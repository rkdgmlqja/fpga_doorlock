==> flow/design.v <==
`timescale 1ns / 1ps
module sseg(
input clk,
input reset_n,
input [17:0]sevenseg_in,
output reg [6:0]   seg0,
output reg [6:0]   seg1,
output reg [6:0]   seg2,
output reg [6:0]   seg3
);
localparam d0 = 4'd0;
localparam d1 = 4'd1;
localparam d2 = 4'd2;
localparam d3 = 4'd3;    
localparam d4 = 4'd4;
localparam d5 = 4'd5;
localparam d6 = 4'd6;
localparam d7 = 4'd7;
localparam d8 = 4'd8;
localparam d9 = 4'd9;
localparam n0 = 7'b011_1111;
localparam n1 = 7'b000_0110;
localparam n2 = 7'b101_1011;
localparam n3 = 7'b100_1111;    
localparam n4 = 7'b110_0110;
localparam n5 = 7'b110_1101;
localparam n6 = 7'b111_1100;
localparam n7 = 7'b010_0111;
localparam n8 = 7'b111_1111;
localparam n9 = 7'b110_1111;
localparam nl = 7'b000_0000;
localparam no = 7'b100_0000;
always @ (posedge clk or negedge reset_n)begin
    if(!reset_n)begin
        seg0<=no;
        seg1<=no;
        seg2<=no;
        seg3<=no;
    end
    else if (sevenseg_in[17:16]==2'b10||sevenseg_in[17:16]==2'b01)begin
        if (sevenseg_in[3:0]==d0)
            seg0<=n0;
        else if(sevenseg_in[3:0]==d1)
            seg0<=n1;
        else if(sevenseg_in[3:0]==d2)
            seg0<=n2;
        else if(sevenseg_in[3:0]==d3)
            seg0<=n3;
        else if(sevenseg_in[3:0]==d4)
            seg0<=n4;
        else if(sevenseg_in[3:0]==d5)
            seg0<=n5;
        else if(sevenseg_in[3:0]==d6)
            seg0<=n6;
        else if(sevenseg_in[3:0]==d7)
            seg0<=n7;
        else if(sevenseg_in[3:0]==d8)
            seg0<=n8;
        else if(sevenseg_in[3:0]==d9)
            seg0<=n9;
        else
            seg0<=nl;
        if (sevenseg_in[7:4]==d0)
            seg1<=n0;
        else if(sevenseg_in[7:4]==d1)
            seg1<=n1;
        else if(sevenseg_in[7:4]==d2)
            seg1<=n2;
        else if(sevenseg_in[7:4]==d3)
            seg1<=n3;
        else if(sevenseg_in[7:4]==d4)
            seg1<=n4;
        else if(sevenseg_in[7:4]==d5)
            seg1<=n5;
        else if(sevenseg_in[7:4]==d6)
            seg1<=n6;
        else if(sevenseg_in[7:4]==d7)
            seg1<=n7;
        else if(sevenseg_in[7:4]==d8)
            seg1<=n8;
        else if(sevenseg_in[7:4]==d9)
            seg1<=n9;
        else
            seg1<=nl;      
        if (sevenseg_in[11:8]==d0)
            seg2<=n0;
        else if(sevenseg_in[11:8]==d1)
            seg2<=n1;
        else if(sevenseg_in[11:8]==d2)
            seg2<=n2;
        else if(sevenseg_in[11:8]==d3)
            seg2<=n3;
        else if(sevenseg_in[11:8]==d4)
            seg2<=n4;
        else if(sevenseg_in[11:8]==d5)
            seg2<=n5;
        else if(sevenseg_in[11:8]==d6)
            seg2<=n6;
        else if(sevenseg_in[11:8]==d7)
            seg2<=n7;
        else if(sevenseg_in[11:8]==d8)
            seg2<=n8;
        else if(sevenseg_in[11:8]==d9)
            seg2<=n9;
        else
            seg2<=nl;   
        if (sevenseg_in[15:12]==d0)
            seg3<=n0;
        else if(sevenseg_in[15:12]==d1)
            seg3<=n1;
        else if(sevenseg_in[15:12]==d2)
            seg3<=n2;
        else if(sevenseg_in[15:12]==d3)
            seg3<=n3;
        else if(sevenseg_in[15:12]==d4)
            seg3<=n4;
        else if(sevenseg_in[15:12]==d5)
            seg3<=n5;
        else if(sevenseg_in[15:12]==d6)
            seg3<=n6;
        else if(sevenseg_in[15:12]==d7)
            seg3<=n7;
        else if(sevenseg_in[15:12]==d8)
            seg3<=n8;
        else if(sevenseg_in[15:12]==d9)
            seg3<=n9;
        else
            seg3<=nl;                                                           
    end
    else begin
        seg0<=no;
        seg1<=no;
        seg2<=no;
        seg3<=no;
    end
end
endmodule
`timescale 1ns / 1ps
module led(
input rst_n,
input clk,
input led_in,
output reg led0,
output reg led1,
output reg led2,
output reg led3
);
always@(posedge clk )begin
    if(!rst_n)begin
        led0<=1'b0;
        led1<=1'b0;
        led2<=1'b0;
        led3<=1'b0;
    end
    else if(led_in)begin
        led0<=1'b1;
        led1<=1'b1;
        led2<=1'b1;
        led3<=1'b1;
    end 
    else begin
        led0<=1'b0;
        led1<=1'b0;
        led2<=1'b0;
        led3<=1'b0;
    end
end
endmodule
`timescale 1ns / 1ps
module password_verifier(
input clk,
input reset_n,
input[16:0] pwsin,
input[1:0] current_state,
output reg pw_valid_out
);
reg [15:0] pswd;
always @(posedge clk or negedge reset_n) begin
    if(!reset_n)begin
        pswd[3:0] <= 4'd4;
		pswd[7:4] <= 4'd3;
		pswd[11:8] <= 4'd2;
		pswd[15:12] <= 4'd1;
		pw_valid_out <= 0;
    end
	else if(current_state==2'b11)begin
		pswd <= pwsin[15:0];
		pw_valid_out <= 0;
	end
	else if (current_state==2'b01)begin
		if(pwsin[15:0]==pswd) begin
			pw_valid_out <= 1;
		end
		else begin
			pw_valid_out <= 0;
		end
	end
    else begin
        pw_valid_out <= 0;
    end
end
endmodule
`timescale 1ns / 1ps
module state_machine
(
input clk,
input reset_n,
input [3:0]switch_in,
input pw_valid_in,
output reg [16:0]pwsout,
output reg led_out,
output reg [17:0]sevenseg_out,
output reg [1:0]current_state);
reg [1:0] next_state;
reg [2:0] cnt;
reg [3:0]switch_buffer1;
reg [3:0]switch_buffer2;
localparam lock = 2'b00;
localparam waiting = 2'b01;
localparam open = 2'b10;
localparam change = 2'b11;
always@(posedge clk) begin
    switch_buffer1<= switch_in;
end
always@(posedge clk) begin
    if(switch_in==switch_buffer1)begin
        switch_buffer2<=0;
    end
    else begin
        switch_buffer2<=switch_in;
    end
end
always@(posedge clk or negedge reset_n) 
begin
	if (!reset_n) begin
		current_state <= lock;
	end
	else begin
		current_state <= next_state;
	end
end
always@(*)
begin
	case(current_state)
	lock : if(switch_buffer2==4'd11)
			next_state = waiting;
		else
			next_state = lock;
	waiting : if(switch_buffer2==4'd11)begin
	       if(pw_valid_in)begin
			next_state = open;
		   end
		   else begin
			next_state = lock;
		   end
		end
		else begin
			next_state = waiting;
		end
	open : if(switch_buffer2==4'd11)
			next_state = lock;
		else if (switch_buffer2==4'd12)
			next_state = change;
		else
			next_state = open;
	change : if (switch_buffer2==4'd12)
			next_state = open;
		else 
			next_state = change;
	endcase
end
always@(posedge clk)
begin
	if (current_state==lock||current_state==open)begin
		cnt<=0;
	end
	else if (switch_buffer2==4'd1)begin
	    if(cnt==3'd3)begin
	       cnt<=0;
	    end
	    else begin
		cnt<=cnt+1;
		end
	end
	else begin
		cnt <= cnt;
	end
end
reg pwen;
reg[23:0] pwd;
always@(posedge clk)
begin
	if(current_state==change||current_state==waiting)begin
		if(switch_buffer2!=4'd11||switch_buffer2!=4'd12||switch_buffer2!=4'd0)begin
			if(switch_buffer2==4'd2)begin
			    if (cnt==0)begin
			         if(pwsout[15:12]==9)begin
			             pwsout[15:12]<=0;
			         end
			         else begin
			         pwsout[15:12]<=pwsout[15:12]+1;
			         end
			    end
			    else if (cnt==1)begin
			         if(pwsout[11:8]==9)begin
			             pwsout[11:8]<=0;
			         end
			         else begin
			         pwsout[11:8]<=pwsout[11:8]+1;
			         end
			    end
			    else if (cnt==2)begin
			         if(pwsout[7:4]==9)begin
			             pwsout[7:4]<=0;
			         end
			         else begin
			         pwsout[7:4]<=pwsout[7:4]+1;
			         end
			    end
			    else begin
			         if(pwsout[3:0]==9)begin
			             pwsout[3:0]<=0;
			         end
			         else begin
			         pwsout[3:0]<=pwsout[3:0]+1;
			         end
			    end
			end
			else begin
				if (cnt==0)begin
			         pwsout[15:12]<= pwsout[15:12];
			    end
			    else if (cnt==1)begin
			         pwsout[11:8]<= pwsout[11:8];
			    end
			    else if (cnt==2)begin
			         pwsout[7:4]<= pwsout[7:4];
			    end
			    else begin
			         pwsout[3:0]<= pwsout[3:0];
			    end
			end
		end
	end
	else begin
	pwsout[15:0] <= 16'b0000_0000_0000_0000; 
	end
end
always@(posedge clk)
begin
	if (current_state==change) 
	begin
		pwsout[16] <= 1;
	end
	else 
	begin
		pwsout[16] <= 0;
	end
end
always@(posedge clk)
begin
	if (current_state==open||current_state==change)
	begin
		led_out<=0;
	end
	else
	begin
		led_out<=1;
	end
end
always@(posedge clk)
begin
	if (current_state==waiting) begin
		sevenseg_out[17:16] <= 2'b10;
		sevenseg_out[15:0]<=pwsout[15:0]; 
	end
	else if(current_state==change) begin
		sevenseg_out[17:16] <= 2'b01;
		sevenseg_out[15:0]<=pwsout[15:0]; 
	end
	else begin
		sevenseg_out[17:16] <= 2'b00;
		sevenseg_out[15:0]<=pwsout[15:0]; 
	end
end
endmodule
`timescale 1ns / 1ps
module switch_interface(
input clk,
input rst,
input numbup,
input change_digit,
input switchA,
input switchB,
output reg [3:0]switch_out,
output reg rst_n
);
reg rstq1, rstq2;
reg numbupq1, numbupq2;
reg change_digitq1, change_digitq2;
reg switchAq1, switchAq2;
reg switchBq1, switchBq2;
wire fmscnt;
reg [19:00] mscnt ;
localparam ms = 625000;
wire rstd, numbupd, change_digitd, switchAd, switchBd;
assign  rstd = (rstq1)&(~rstq2);
assign  numbupd = (numbupq1)&(~numbupq2);
assign  change_digitd = (change_digitq1)&(~change_digitq2);
assign  switchAd = (switchAq1)&(~switchAq2);
assign  switchBd = (switchBq1)&(~switchBq2);
always @(posedge clk) begin
    if(fmscnt)begin
        if(rstd)begin
            mscnt<=0;
         end
         else begin
            mscnt<=mscnt;
         end
    end
    else begin
        mscnt<=mscnt+1;
        if(mscnt==ms-1)begin
            mscnt<=0;
        end
    end
end
assign fmscnt = (mscnt==ms-1) ? 1'b1:1'b0; 
always@(posedge clk) begin
    if(fmscnt) begin
        rstq1<=rst;
        rstq2<=rstq1;
        numbupq1<=numbup;
        numbupq2<=numbupq1;
        change_digitq1<=change_digit;
        change_digitq2<=change_digitq1;
        switchAq1<=switchA;
        switchAq2<=switchAq2;
        switchBq1<=switchB;
        switchBq2<=switchBq1;
    end
end
always@(posedge clk)begin
    if(fmscnt)begin
        if(rstd) begin
            rst_n<=0;
        end
        else begin
            rst_n<=1;
        end
        if(numbupd) begin
            switch_out<= 4'd2;
        end
        else if(change_digitd) begin
            switch_out<= 4'd1;
        end
        else if(switchAd) begin
            switch_out<= 4'd11;
        end
        else if(switchBd) begin
            switch_out<= 4'd12;
        end
        else begin
            switch_out<= 4'd0;
        end
    end
end
endmodule
`timescale 1ns / 1ps
module top(
input wire clkt,
input wire rstt,
input wire numbupt,
input wire change_digitt,
input wire switchAt,
input wire switchBt,
output wire led0t, led1t, led2t, led3t,
output wire select_seg1, select_seg2,
output wire [6:0] segAout, segBout
);
wire [16:0]pwt;
wire pw_validt;
wire rst_nt;
wire [3:0]switch_outt;
wire ledt;
wire [17:0]sevensegt;
reg select_seg;
wire [6:0]   seg0t, seg1t, seg2t, seg3t;
wire [1:0] statenum;
switch_interface si(
    .clk(clkt),
    .rst(rstt),
    .numbup(numbupt),
    .change_digit(change_digitt),
    .switchA(switchAt),
    .switchB(switchBt),
    .switch_out(switch_outt),
    .rst_n(rst_nt)
);
state_machine sm(
    .clk(clkt),
    .reset_n(rst_nt),
    .switch_in(switch_outt),
    .pw_valid_in(pw_validt),
    .pwsout(pwt),
    .led_out(ledt),
    .sevenseg_out(sevensegt),
    .current_state(statenum)
);
led ld(
    .rst_n(rst_nt),
    .clk(clkt),
    .led_in(ledt),
    .led0(led0t),
    .led1(led1t),
    .led2(led2t),
    .led3(led3t)
);
sseg sg(
    .clk(clkt),
    .reset_n(rst_nt),
    .sevenseg_in(sevensegt),
    .seg0(seg0t),
    .seg1(seg1t),
    .seg2(seg2t),
    .seg3(seg3t)    
);
password_verifier pv(
    .clk(clkt),
    .reset_n(rst_nt),
    .pwsin(pwt),
    .pw_valid_out(pw_validt),
    .current_state(statenum)
);
reg [12:0] cnt;
always@(posedge clkt or negedge rst_nt)begin
    if (!rst_nt)begin
        cnt<=0;
        select_seg<=0;
    end
    else if(cnt==13'd1) begin
        select_seg<=~select_seg;
        cnt<= cnt+1;
    end
    else if (cnt==13'b1111_1111_1111_1)begin
        cnt<=0;
    end
    else begin
        cnt<= cnt+1;
    end        
end
assign select_seg1 = select_seg;
assign select_seg2 = select_seg;
assign segAout = (!select_seg) ? seg0t:seg1t;
assign segBout = (!select_seg) ? seg2t:seg3t;
endmodule
# == From RTL to reports: top ==
# What the tools print for top, step after step.
# Lines are those of the file above, counted from 1.
# Operators: Yosys type, input widths -> output width; for muxes data width and select width s.
# Library cell names are shortened.
# A cell with - has no value.
# setup
top,top
clock,clkt
cell_library,sky130hd
lib_corner,tt_025C_1v80

# == Word level ==
# Source: Yosys, flattened and elaborated, memories not mapped. Widths are those after wreduce. Registers that Yosys merges into a memory's read port (data or address) are not register bits. Print and check cells do not count. Equal cells are merged and count once.
# bits
elab_cells,203
regBits,141
out_inout_bits,20
inputBits,6
# classes
n_mux,73
reduce_and_logical,18
bitwise,12
n_addsub,7
n_eq,60
# ops
operator,n
$mux 7,46
$eq 4x3->1 const B,16
$mux 20,3
$eq 4x4->1 const B,14
$eq 4x2->1 const B,9
$mux 13,2
$add 20x1->20 const B,1
$eq 20x20->1 const B,1
$eq 4x1->1 const B,5
$mux 4,5
$eq 16x16->1,1
$add 4x1->4 const B,4
$logic_not 4->1,4
$add 13x1->13 const B,1
$eq 13x1->1 const B,1
$eq 13x13->1 const B,1
$mux 1,11
$reduce_and 5->1,2
$not 1->1,8
$ne 4x4->1 const B,2
$pmux 2 s4,1
$mux 2,4
$logic_or 1x1->1,6
$eq 2x2->1 const B,3
$eq 3x2->1 const B,2
$and 1x1->1,4
$eq 2x1->1 const B,2
$eq 4x4->1,1
# Other operator kinds: 10; their cells: 10.

# == Logic depth ==
# Depth = most cells in a row (Yosys ltp): at word level without a register or memory, in the mapped netlist without a sequential cell, where the memories' decode and read muxes count.
# depth
word_depth,12
abc_area,0
mapped_depth,6
ltp_nobuf,5

# == After synthesis ==
# The flow's flattened synthesis, as Yosys stat reports it; memories are mapped. The netlist is that of the ABC_AREA named above (0 if unset); the other value can give another one.
# mapped
cells,428
area_mm2,0.0048484
ff_cells,117
seqArea_mm2,0.0028878
buffers,25
# types
type,n,area_total_um2
dfrtp_1,40,1000.96
edfxtp_1,32,960.922
dfxtp_1,41,820.787
mux2_2,16,180.173
nor2_1,48,180.173
xor2_1,20,175.168
xnor2_1,17,148.893
and2_1,22,137.632
dfstp_2,4,105.101
nand2_1,25,93.84
nand3_1,16,80.077
a21oi_1,15,75.072
clkbuf_1,18,67.565
o21a_1,8,60.058
o21ai_0,12,60.058
nor2b_1,8,50.048
nor3b_1,6,45.043
nand4_1,7,43.792
# Not listed: further types 28, cells in them 73.
# By module: a second synthesis without flattening, with its own total; a netlist apart from the flattened one above.
# unflattened
cells_unflattened,553
area_unflattened_mm2,0.006296
# Rows give one instance, submodules left out.
# modules
module,cells,mod_area_mm2,seq_area_mm2,instances
state_machine,164,0.0017379,0.000991,1
switch_interface,113,0.0014914,0.0009609,1
sseg,130,0.0012962,0.0007057,1
top,84,0.0009071,0.0003503,1
password_verifier,57,0.0008145,0.0004317,1
led,5,0.0000488,0.00002,1

# == Path before layout ==
# Path of least setup slack by OpenSTA after synthesis, without wires, with an ideal clock, recovery checks aside; 20% of the period is set as input and as output delay. Where synthesis merged equal registers, the netlist keeps one of their names.
# synth_path
path_type,flip-flop to flip-flop
startpoint,reg si.mscnt[9]
endpoint,reg si.mscnt[0]
path_buffers,1
setup_slack_ns,0.730
t_first_pin_ns,0.000
driving_pins,6
required_time_ns,2.605
arrival_time_ns,1.876
delay_ns,2.271
tclk_ns,3.0
setup_time_ns,0.395
period_less_setup_slack_ns,2.27
# "delay_ns" = arrival - input delay + setup time.
# "driving_pins": output pins that drive a net of the path, with the launching flip-flop's if there is one; two outputs of one cell count as two.
# "period_less_setup_slack_ns" is the clock period less the worst setup slack; recovery checks do not enter. This is arithmetic on one report: input and output delays are still those of the set period (20% each).
# Between the ends stands the longest chain of elaborated cells between them, by number of cells; it is not shown to be the way that was timed. Of several equally long chains one is given.
# A line is the first line of the expression or statement that the cell stems from. Yosys adds cells for indexed reads and writes and turns some case tables into memories.
# At most two assigning lines are given for a register; there are more.
# The path ends at the enable pin of a flip-flop; only ways to that pin are counted.
# synth_between
cell_sequence,edfxtp_1 > nor4b_1 > nand4_1 > nor4_2 > buf_2 > nand2_1
elab_chain_cells,3
cone_cells,3
cone_classes,2 x eq/ne; 1 x mux
# synth_rtl
item,line_no,text
start: declaration,404,reg [19:00] mscnt ;
start: assignment,418,mscnt<=mscnt;
start: assignment,422,mscnt<=mscnt+1;
$eq 20x20->1,428,assign fmscnt = (mscnt==ms-1) ? 1'b1:1'b0;
$mux 1,428,
$ne 2x1->1,-,
end: assignment,418,
end: assignment,422,
end: declaration,404,

# == Timing after layout ==
# Path of least setup slack in the final report of run A (OpenROAD, finished layout, wires in). Where an end is a register, its clock arrival counts in the times.
# layout_path
path_type,flip-flop to output port
startpoint,reg select_seg
endpoint,out segBout[1]
required_time_ns,1.76
path_buffers,2
arrival_time_ns,1.63
t_first_pin_ns,0.41
out_delay_ns,0.44
driving_pins,4
setup_slack_ns,0.13
tclk_ns,2.2
# Between the ends stands the longest chain of elaborated cells between them, by number of cells; it is not shown to be the way that was timed. Of several equally long chains one is given.
# layout_between
cell_sequence,dfrtp_2 > clkbuf_16 > mux2_2 > dlygate4sd2_1
elab_chain_cells,1
cone_cells,1
lines_between,1
cone_classes,1 x mux
# layout_rtl
item,line_no,text
start: declaration,487,reg select_seg;
start: assignment,539,select_seg<=0;
start: assignment,542,select_seg<=~select_seg;
$mux 7,555,assign segBout = (!select_seg) ? seg2t:seg3t;
end: declaration,479,"output wire [6:0] segAout, segBout"

# Stored flow runs of top (2 of them; Yosys, OpenROAD, sky130hd). They differ in their settings and are not a sequence. Constraints: input delay and output delay 20% of the set period each, output load 0.01 pF.
# By "period_reached_ns" is meant the clock period of the run minus its worst setup slack. This is arithmetic on one report: input and output delays are still those of the set period (20% each).
# "worst_path_time_ns" means the part of the period allowed to the worst setup path (the constraints hold back 20% at inputs and 20% at outputs) less its slack; where the path has registers, the arrival times of their clocks count too.
# "fin_power_mw" is the tool's figure for a default switching activity; nothing was simulated.
# Settings: - = not set for that run.
# A result given as - is not shown for that run.
run,period_ns,CORE_UTILIZATION,PLACE_DENSITY_LB_ADDON,CELL_PAD_IN_SITES_DETAIL_PLACEMENT,TNS_END_PERCENT,GPL_TIMING_DRIVEN,SLEW_MARGIN,CAP_MARGIN,CORE_MARGIN,SETUP_SLACK_MARGIN,ABC_AREA,GPL_ROUTABILITY_DRIVEN,MAX_ROUTING_LAYER,yosys.chip_area_mm2,design_die_area_mm2,finish.stdcell_area_mm2,timing.setup.ws_ns,tns_setup_ns,fin_power_mw,period_reached_ns,worst_path_time_ns,critical_path_type
run A,2.2,38,0.19,2,90,0,10,20,2,-,-,-,-,0.0048484,0.0136785,0.0059945,0.131,0.000,4.923,2.069,1.63,flip-flop to output port
run B,3.12,65,0.06,1,-,0,20,20,10,0.65,0,0,met5,-,-,-,-,-,-,-,-,-
# Run B: not finished: clock tree synthesis ended with error DPL-0033
